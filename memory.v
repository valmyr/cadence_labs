==> flow/design.v <==
module memory#(
    parameter AWIDTH = 5,
    parameter DWIDHT = 8
)( 
    input clk,
          wr,
          rd,
    input [AWIDTH-1:0] addr,
    inout [DWIDHT-1:0] data
);
    reg [AWIDTH-1:0][DWIDHT-1:0] my_memory;
    reg [DWIDHT-1:0]  data_out;
    wire [DWIDHT-1:0] data_in;
    always@(posedge clk)begin
        casez({wr,rd})
            2'b10:my_memory[addr] <= data_in; 
            2'b01:data_out <= my_memory[addr]; 
        endcase
    end
    assign data_in = wr ?    data : 0;
    assign data    = rd ? data_out: 0;
endmodule
# == From RTL to reports: memory ==
# The steps from the RTL of memory to its reports follow in flow order.
# Lines are those of the file above, counted from 1.
# Operators: Yosys type, input widths -> output width; for muxes data width and select width s.
# Not given: n/a
# setup
top,memory
clk_port,clk
lib,sky130hd
corner,tt_025C_1v80

# == Elaborated design ==
# Counts by Yosys on the flattened word-level netlist (proc, flatten, opt, wreduce; memories kept). Register bits leave out memories and registers merged into their read ports (data or address); mux counts leave out enables and synchronous resets folded into registers. Print and check cells are left out. Cells with the same type and inputs are merged into one.
# classes
mux,2
shift,3
bitwise,3
addsub,1
equal,2
# op_table
cell,n
$and 40x40->40,1
$or 40x40->40,1
$shiftx 40x9->8,1
$not 40->40,1
$shift 8x33->40,1
$shift 8x33->40 const A,1
$neg 8->33,1
$mux 8,2
$eq 2x1->1 const B,1
$eq 2x2->1 const B,1
# bits
output_inout_bits,8
elab_cells,13
reg_bits,48
inputBits,8

# == Depth ==
# Yosys ltp: most cells in a row. Word level: on the elaborated netlist, between registers, memories and ports. Mapped: between sequential cells and ports; inverters and the memories' decode and read muxes count.
# logic_depth
word_depth,5
abc_area,0
depth_mapped,10
ltp_nobuf,8

# == Netlist ==
# Source: synth_stat.txt of the flow (Yosys; design flattened, memories mapped). It holds for the ABC_AREA given above (unset counts as 0); a run with the other value may have another netlist.
# types
cell_type,n,area_total_um2
sky130_fd_sc_hd__edfxtp_1,48,1.44E+03
sky130_fd_sc_hd__mux2_2,32,360.346
sky130_fd_sc_hd__mux2_4,8,120.115
sky130_fd_sc_hd__and3_1,16,100.096
sky130_fd_sc_hd__o22ai_1,14,87.584
sky130_fd_sc_hd__mux2i_1,8,80.077
sky130_fd_sc_hd__and2_1,9,56.304
sky130_fd_sc_hd__o21ai_0,8,40.038
sky130_fd_sc_hd__nand4_2,3,37.536
sky130_fd_sc_hd__inv_1,9,33.782
sky130_fd_sc_hd__ha_1,2,25.024
sky130_fd_sc_hd__nor4_4,1,21.27
sky130_fd_sc_hd__o31ai_4,1,21.27
sky130_fd_sc_hd__nor2_1,5,18.768
sky130_fd_sc_hd__nor2b_1,3,18.768
sky130_fd_sc_hd__clkbuf_1,4,15.014
sky130_fd_sc_hd__nand2b_1,2,12.512
sky130_fd_sc_hd__buf_6,1,11.261
# Not listed: further types 14, cells in them 17.
# mapped
seq_area_mm2,0.0014414
cell_count,191
flip_flops,48
area_mm2,0.0026125

# == Path before layout ==
# Source: OpenSTA report_checks on the synthesized netlist (no wires, ideal clock, input and output delay 20% of the period each), path of least setup slack; recovery checks are left aside. Register names are those of the netlist, which keeps one name where synthesis merged equal registers.
# synth_timing
path_kind,input to register
startpoint,input addr[1]
endpoint,register my_memory
launch_ns,0.718
path_buffers,2
t_arrival_ns,3.125
path_delay_ns,2.667
required_time_ns,3.330
clock_period_ns,3.59
stages,10
setup_slack_ns,0.205
synth_period_reached_ns,3.385
# "path_delay_ns" is the arrival time less input delay plus setup time.
# "stages": output pins that drive a net of the path, with the launching flip-flop's if there is one; two outputs of one cell count as two.
# "synth_period_reached_ns" = period - worst setup slack (recovery checks aside). The figure is calculated, with input and output delays left at 20% of the set period.
# Where an end lacks its bit number, it is one bit of the signal, or one of the new flip-flops if synthesis recoded a state register.
# The rows between start and end are the longest chain of elaborated cells between them; the timing report does not say that the signal goes this way. Where chains are equally long, one stands for them.
# A line is the first line of the expression or statement that the cell stems from. Yosys adds cells for indexed reads and writes and turns some case tables into memories.
# synth_between
cell_sequence,sky130_fd_sc_hd__buf_2 sky130_fd_sc_hd__clkinv_1 sky130_fd_sc_hd__ha_1 sky130_fd_sc_hd__or3b_2 sky130_fd_sc_hd__ha_1 sky130_fd_sc_hd__nand2b_1 sky130_fd_sc_hd__a21oi_1 sky130_fd_sc_hd__and4b_1 sky130_fd_sc_hd__buf_6 sky130_fd_sc_hd__mux2_4
elab_chain_len,5
cells_between,6
lines_between,1
# synth_rtl
element,line_no,source
start: declaration,8,"input [AWIDTH-1:0] addr,"
$neg 8->33,16,2'b10:my_memory[addr] <= data_in;
$shift 8x33->40,16,
$not 40->40,16,
$and 40x40->40,16,
$or 40x40->40,16,
end: assignment,16,
end: declaration,11,reg [AWIDTH-1:0][DWIDHT-1:0] my_memory;

# == Worst path after layout ==
# Path of least setup slack in the final report of entry B (OpenROAD, finished layout, wires in). Where an end is a register, its clock arrival counts in the times.
# layout_timing
path_kind,input to register
startpoint,input addr[0]
endpoint,register my_memory
clock_period_ns,4.17
t_arrival_ns,3.77
setup_slack_ns,0.45
path_buffers,1
required_time_ns,4.22
launch_ns,0.83
stages,9
# Where an end lacks its bit number, it is one bit of the signal, or one of the new flip-flops if synthesis recoded a state register.
# The rows between start and end are the longest chain of elaborated cells between them; the timing report does not say that the signal goes this way. Where chains are equally long, one stands for them.
# layout_between
cell_sequence,sky130_fd_sc_hd__clkdlybuf4s50_1 sky130_fd_sc_hd__inv_1 sky130_fd_sc_hd__ha_1 sky130_fd_sc_hd__or3b_2 sky130_fd_sc_hd__ha_1 sky130_fd_sc_hd__nand2b_1 sky130_fd_sc_hd__a21oi_1 sky130_fd_sc_hd__nand4_2 sky130_fd_sc_hd__mux2_2
elab_chain_len,5
cells_between,6
lines_between,1
# layout_rtl
element,line_no,source
start: declaration,8,"input [AWIDTH-1:0] addr,"
$neg 8->33,16,2'b10:my_memory[addr] <= data_in;
$shift 8x33->40,16,
$not 40->40,16,
$and 40x40->40,16,
$or 40x40->40,16,
end: assignment,16,
end: declaration,11,reg [AWIDTH-1:0][DWIDHT-1:0] my_memory;

# Record of 2 stored runs of the RTL-to-layout flow on memory, platform sky130hd. The runs are unordered. Constraints: input delay and output delay 20% of the set period each, output load 0.01 pF.
# A setting shown as n/a is not set for that run.
# Among the results, n/a means that no value is shown for the run.
run,period_ns,CORE_UTILIZATION,SETUP_SLACK_MARGIN,PLACE_DENSITY_LB_ADDON,CORE_ASPECT_RATIO,CELL_PAD_IN_SITES_GLOBAL_PLACEMENT,CELL_PAD_IN_SITES_DETAIL_PLACEMENT,GPL_TIMING_DRIVEN,CTS_CLUSTER_DIAMETER,MIN_ROUTING_LAYER,CAP_MARGIN,CORE_MARGIN,SLEW_MARGIN,CTS_CLUSTER_SIZE,MAX_ROUTING_LAYER,synth_chip_area_mm2,hold_worst_slack_ns,die_area_mm2,setup_worst_slack_ns,stdcell_area_mm2
entry A,2.64,67,-0.04,0.3,0.56,2,0,1,282,met2,20,2,20,n/a,n/a,n/a,n/a,n/a,n/a,n/a
entry B,4.17,51,n/a,0.09,n/a,1,n/a,n/a,304,met1,20,2,20,28,met4,0.0026125,0.585,0.0057108,0.447,0.0028928
# Entry A: no results, placement failed with FLW-0024
